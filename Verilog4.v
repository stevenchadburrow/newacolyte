==> flow/design.v <==
`timescale 1ns / 1ps
module Verilog4(
	input master_clock,
	output reg phi2,
	output last,
	inout [7:0] address,
	input [7:0] data,
	output latch,
	output reg hsync,
	output reg vsync,
	output reg red,
	output reg green,
	output reg blue,
	output reg intensity,
	output ram,
	output rom,
	output via,
	input rw,
	output oe,
	output we,
	input bank,
	output addr16
	);
reg half;
reg [17:0] video_addr;
reg [5:0] video_data;
reg hblank;
reg vblank;
reg hscreen;
reg [7:0] color;
assign address[6:0] = ((~phi2 && ~half) ? video_addr[6:0] : ((~phi2) ? video_addr[16:10] : 7'bzzzzzzz));
assign address[7] = ((~phi2 && ~half) ? video_addr[9] : ((~phi2) ? 1'b0 : 1'bz));
assign last = (phi2 && half) ? 1'b1 : 1'b0;
assign via = (phi2 && address[7:0] == 8'b00000111) ? 1'b0 : 1'b1;
assign ram = (~phi2 || (phi2 && ~(address[7] && address[6]) && via)) ? 1'b0 : 1'b1;
assign rom = ((phi2 && address[7] && address[6])) ? 1'b0 : 1'b1;
assign oe = (~phi2 || rw) ? 1'b0 : 1'b1;
assign we = (phi2 && half && ~rw) ? 1'b0 : 1'b1;
assign addr16 = (phi2 && address[7] && bank) ? 1'b1 : 1'b0;
assign latch = (~phi2 && ~half && master_clock) ? 1'b0 : 1'b1;
initial begin
	color[7:0] <= 8'b00000000;
end
always @(posedge master_clock) begin
	if (~hblank && hscreen && vblank) begin
		red <= 1'b0;
		green <= 1'b0;
		blue <= 1'b0;
		intensity <= 1'b1;
	end
	if (~hblank && ~(hscreen && vblank)) begin
		red <= 1'b0;
		green <= 1'b0;
		blue <= 1'b0;
		intensity <= 1'b0;
	end
	if (half) begin
		if (phi2) begin
			if (hblank && vblank) begin
				if (color[7:0] == 8'b00000000) begin
					red <= video_data[3];
					green <= video_data[2];
					blue <= video_data[1];
					intensity <= video_data[0];
				end
				else begin
					if (video_data[3] && video_data[2]) begin
						red <= 1'b1;
						green <= 1'b1;
						blue <= 1'b1;
						intensity <= 1'b1;
					end
					if (~video_data[3] && ~video_data[2]) begin
						red <= 1'b0;
						green <= 1'b0;
						blue <= 1'b0;
						intensity <= 1'b0;
					end
					if (~video_data[3] && video_data[2]) begin
						red <= color[3];
						green <= color[2];
						blue <= color[1];
						intensity <= color[0];
					end
					if (video_data[3] && ~video_data[2]) begin
						red <= color[7];
						green <= color[6];
						blue <= color[5];
						intensity <= color[4];
					end
				end
			end
			if (~rw && address[7] && address[6]) begin
				color[7:0] <= data[7:0];
			end
		end
		else begin
			video_data[5:0] <= data[5:0];
			if (hblank && vblank) begin
				if (color[7:0] == 8'b00000000) begin
					red <= data[7];
					green <= data[6];
					blue <= data[5];
					intensity <= data[4];
				end
				else begin
					if (data[7] && data[6]) begin
						red <= 1'b1;
						green <= 1'b1;
						blue <= 1'b1;
						intensity <= 1'b1;
					end
					if (~data[7] && ~data[6]) begin
						red <= 1'b0;
						green <= 1'b0;
						blue <= 1'b0;
						intensity <= 1'b0;
					end
					if (~data[7] && data[6]) begin
						red <= color[3];
						green <= color[2];
						blue <= color[1];
						intensity <= color[0];
					end
					if (data[7] && ~data[6]) begin
						red <= color[7];
						green <= color[6];
						blue <= color[5];
						intensity <= color[4];
					end
				end
			end
			if (video_addr[7:0] == 8'b10010100) begin
				hsync <= 1'b0;
			end
			if (video_addr[7:0] == 8'b10101100) begin
				hsync <= 1'b1;
			end
			if (video_addr[7:0] == 8'b11001000) begin	
				if (video_addr[17:8] == 10'b1000001010) begin
					vsync <= 1'b0;
				end
				if (video_addr[17:8] == 10'b1000001100) begin
					vsync <= 1'b1;
				end
				if (video_addr[17:8] == 10'b1000001101) begin
					video_addr[17:8] <= 10'b0000000000;
				end
				else begin
					video_addr[17:8] <= video_addr[17:8] + 1;
				end
				video_addr[7:0] <= 8'b00000000;
			end
			else begin
				video_addr[7:0] <= video_addr[7:0] + 1;
			end
		end
		phi2 <= ~phi2;
	end
	else begin
		if (phi2) begin
			if (hblank && vblank) begin
				if (~(color[7:0] == 8'b00000000)) begin
					if (video_data[5] && video_data[4]) begin
						red <= 1'b1;
						green <= 1'b1;
						blue <= 1'b1;
						intensity <= 1'b1;
					end
					if (~video_data[5] && ~video_data[4]) begin
						red <= 1'b0;
						green <= 1'b0;
						blue <= 1'b0;
						intensity <= 1'b0;
					end
					if (~video_data[5] && video_data[4]) begin
						red <= color[3];
						green <= color[2];
						blue <= color[1];
						intensity <= color[0];
					end
					if (video_data[5] && ~video_data[4]) begin
						red <= color[7];
						green <= color[6];
						blue <= color[5];
						intensity <= color[4];
					end
				end
			end
		end
		else begin
			if (hblank && vblank) begin
				if (~(color[7:0] == 8'b00000000)) begin
					if (video_data[1] && video_data[0]) begin
						red <= 1'b1;
						green <= 1'b1;
						blue <= 1'b1;
						intensity <= 1'b1;
					end
					if (~video_data[1] && ~video_data[0]) begin
						red <= 1'b0;
						green <= 1'b0;
						blue <= 1'b0;
						intensity <= 1'b0;
					end
					if (~video_data[1] && video_data[0]) begin
						red <= color[3];
						green <= color[2];
						blue <= color[1];
						intensity <= color[0];
					end
					if (video_data[1] && ~video_data[0]) begin
						red <= color[7];
						green <= color[6];
						blue <= color[5];
						intensity <= color[4];
					end
				end
			end
			if (video_addr[7:0] == 8'b00000000) begin
				hblank <= 1'b1;
			end
			if (video_addr[7:0] == 8'b10000000) begin
				hblank <= 1'b0;
			end
			if (video_addr[7:0] == 8'b10111000) begin
				hscreen <= 1'b1;
			end
			if (video_addr[7:0] == 8'b10010000) begin
				hscreen <= 1'b0;
			end
			if (video_addr[7:0] == 8'b11001000) begin	
				if (video_addr[17:8] == 10'b0111111111) begin
					vblank <= 1'b0;
				end
				if (video_addr[17:8] == 10'b0000011111) begin
					vblank <= 1'b1;
				end
			end
		end
	end
	half <= ~half;
end
endmodule
From RTL to reports: Verilog4 --
What the tools print for Verilog4, step after step. Lines are those of the file above, counted from 1. Library cell names are shortened. A cell with - has no value.
Set-up: design top Verilog4, clock master_clock, standard-cell library sky130hd, timing corner tt_025C_1v80

Elaborated design --
Counts by Yosys on the flattened word-level netlist (proc, flatten, opt, wreduce; memories kept). Register bits leave out memories and registers merged into their read ports (data or address). Print and check cells are left out. Cells with the same type and inputs are merged into one.
Word-level totals: register bits 43, input bits 11, output and inout port bits 23, elaborated cells 227
Operators by class: add/subtract/negate cells 2, equality and inequality tests 12, multiplexer cells 133, bitwise logic cells 14, reductions and logical operators 51
Operator list (count):
- 1-bit two-way mux | 131
- 8-bit == test with constant B | 6
- 1-bit logical AND | 34
- 10-bit == test with constant B | 3
- 8-bit logical NOT | 2
- 3-bit AND reduction | 5
- 1-bit NOT | 14
- 7-bit two-way mux | 2
- 10-bit by 1-bit adder with 10-bit output with constant B | 1
- 10-bit by 5-bit == test with 1-bit output with constant B | 1
- 10-bit by 9-bit == test with 1-bit output with constant B | 1
- 2-bit nonzero test | 5
- 4-bit AND reduction | 2
- 8-bit by 1-bit adder with 8-bit output with constant B | 1
- 8-bit by 3-bit == test with 1-bit output with constant B | 1
- 1-bit logical OR | 2
- 2-bit AND reduction | 1

Logic depth --
Longest topological path by Yosys (ltp), each cell counted once; first at word level (registers and memories cut), then after technology mapping (sequential cells cut; the memories' decode and read muxes count).
Depth: word-level depth 13, ABC_AREA 0, depth in mapped cells 6, depth with buffers taken out 5

Netlist --
The flow's flattened synthesis, as Yosys stat reports it; memories are mapped. The netlist is that of the ABC_AREA named above (0 if unset); the other value can give another one. The area totals of this step are shown rounded.
Mapped netlist: mapped cells 248, cell area after synthesis 0.002454 mm², flip-flops 43
Cell types (count):
- edfxtp_1 | 38
- nor2_1 | 36
- a21oi_1 | 22
- dfxtp_1 | 5
- mux2_2 | 7
- ha_1 | 6
- nand2_1 | 19
- o21ai_0 | 14
- xnor2_1 | 7
- nand3_1 | 11
- xor2_1 | 6
- mux2i_1 | 5
- nor2b_1 | 6
- o2111ai_1 | 4
- a22oi_1 | 4
- clkbuf_1 | 8
- o31ai_1 | 4
- and4_1 | 3
Not listed: further types 20, cells in them 43.

Subject: Verilog4 on sky130hd, stored results

Hello all,

Flow measurements of Verilog4 on sky130hd: 2 stored runs with different settings, listed in no order. Input and output delays are each 20% of the period that was set; the output load is 0.01 pF.
"overall power" rests on the timing tool's default activity at the inputs, not on a simulated workload.
Values from the reports are rounded here.

* Job 1 | settings: period_ns 2.77; CORE_UTILIZATION 51; CORE_MARGIN 6; CELL_PAD_IN_SITES_DETAIL_PLACEMENT 0; GPL_ROUTABILITY_DRIVEN 0; CTS_CLUSTER_DIAMETER 267; CAP_MARGIN 30; SLEW_MARGIN 15 | results: cell area after synthesis 0.002454 mm²; die size 0.006619 mm²; standard-cell area after routing 0.002887 mm²; utilization of the finished layout 0.645; worst setup slack after layout 0.216 ns; total negative setup slack 0.000 ns; worst-case hold slack 0.478 ns; overall power 1300 uW
* Job 2 | settings: period_ns 4.1; CORE_UTILIZATION 18; PLACE_DENSITY_LB_ADDON 0.19; TNS_END_PERCENT 90; ABC_AREA 0; SLEW_MARGIN 20; CAP_MARGIN 20; CORE_MARGIN 2 | results: cell area after synthesis 0.002454 mm²; die size 0.01458 mm²; standard-cell area after routing 0.003107 mm²; utilization of the finished layout 0.234; worst setup slack after layout 0.387 ns; total negative setup slack 0.000 ns; worst-case hold slack 0.484 ns; overall power 1149 uW

Thanks
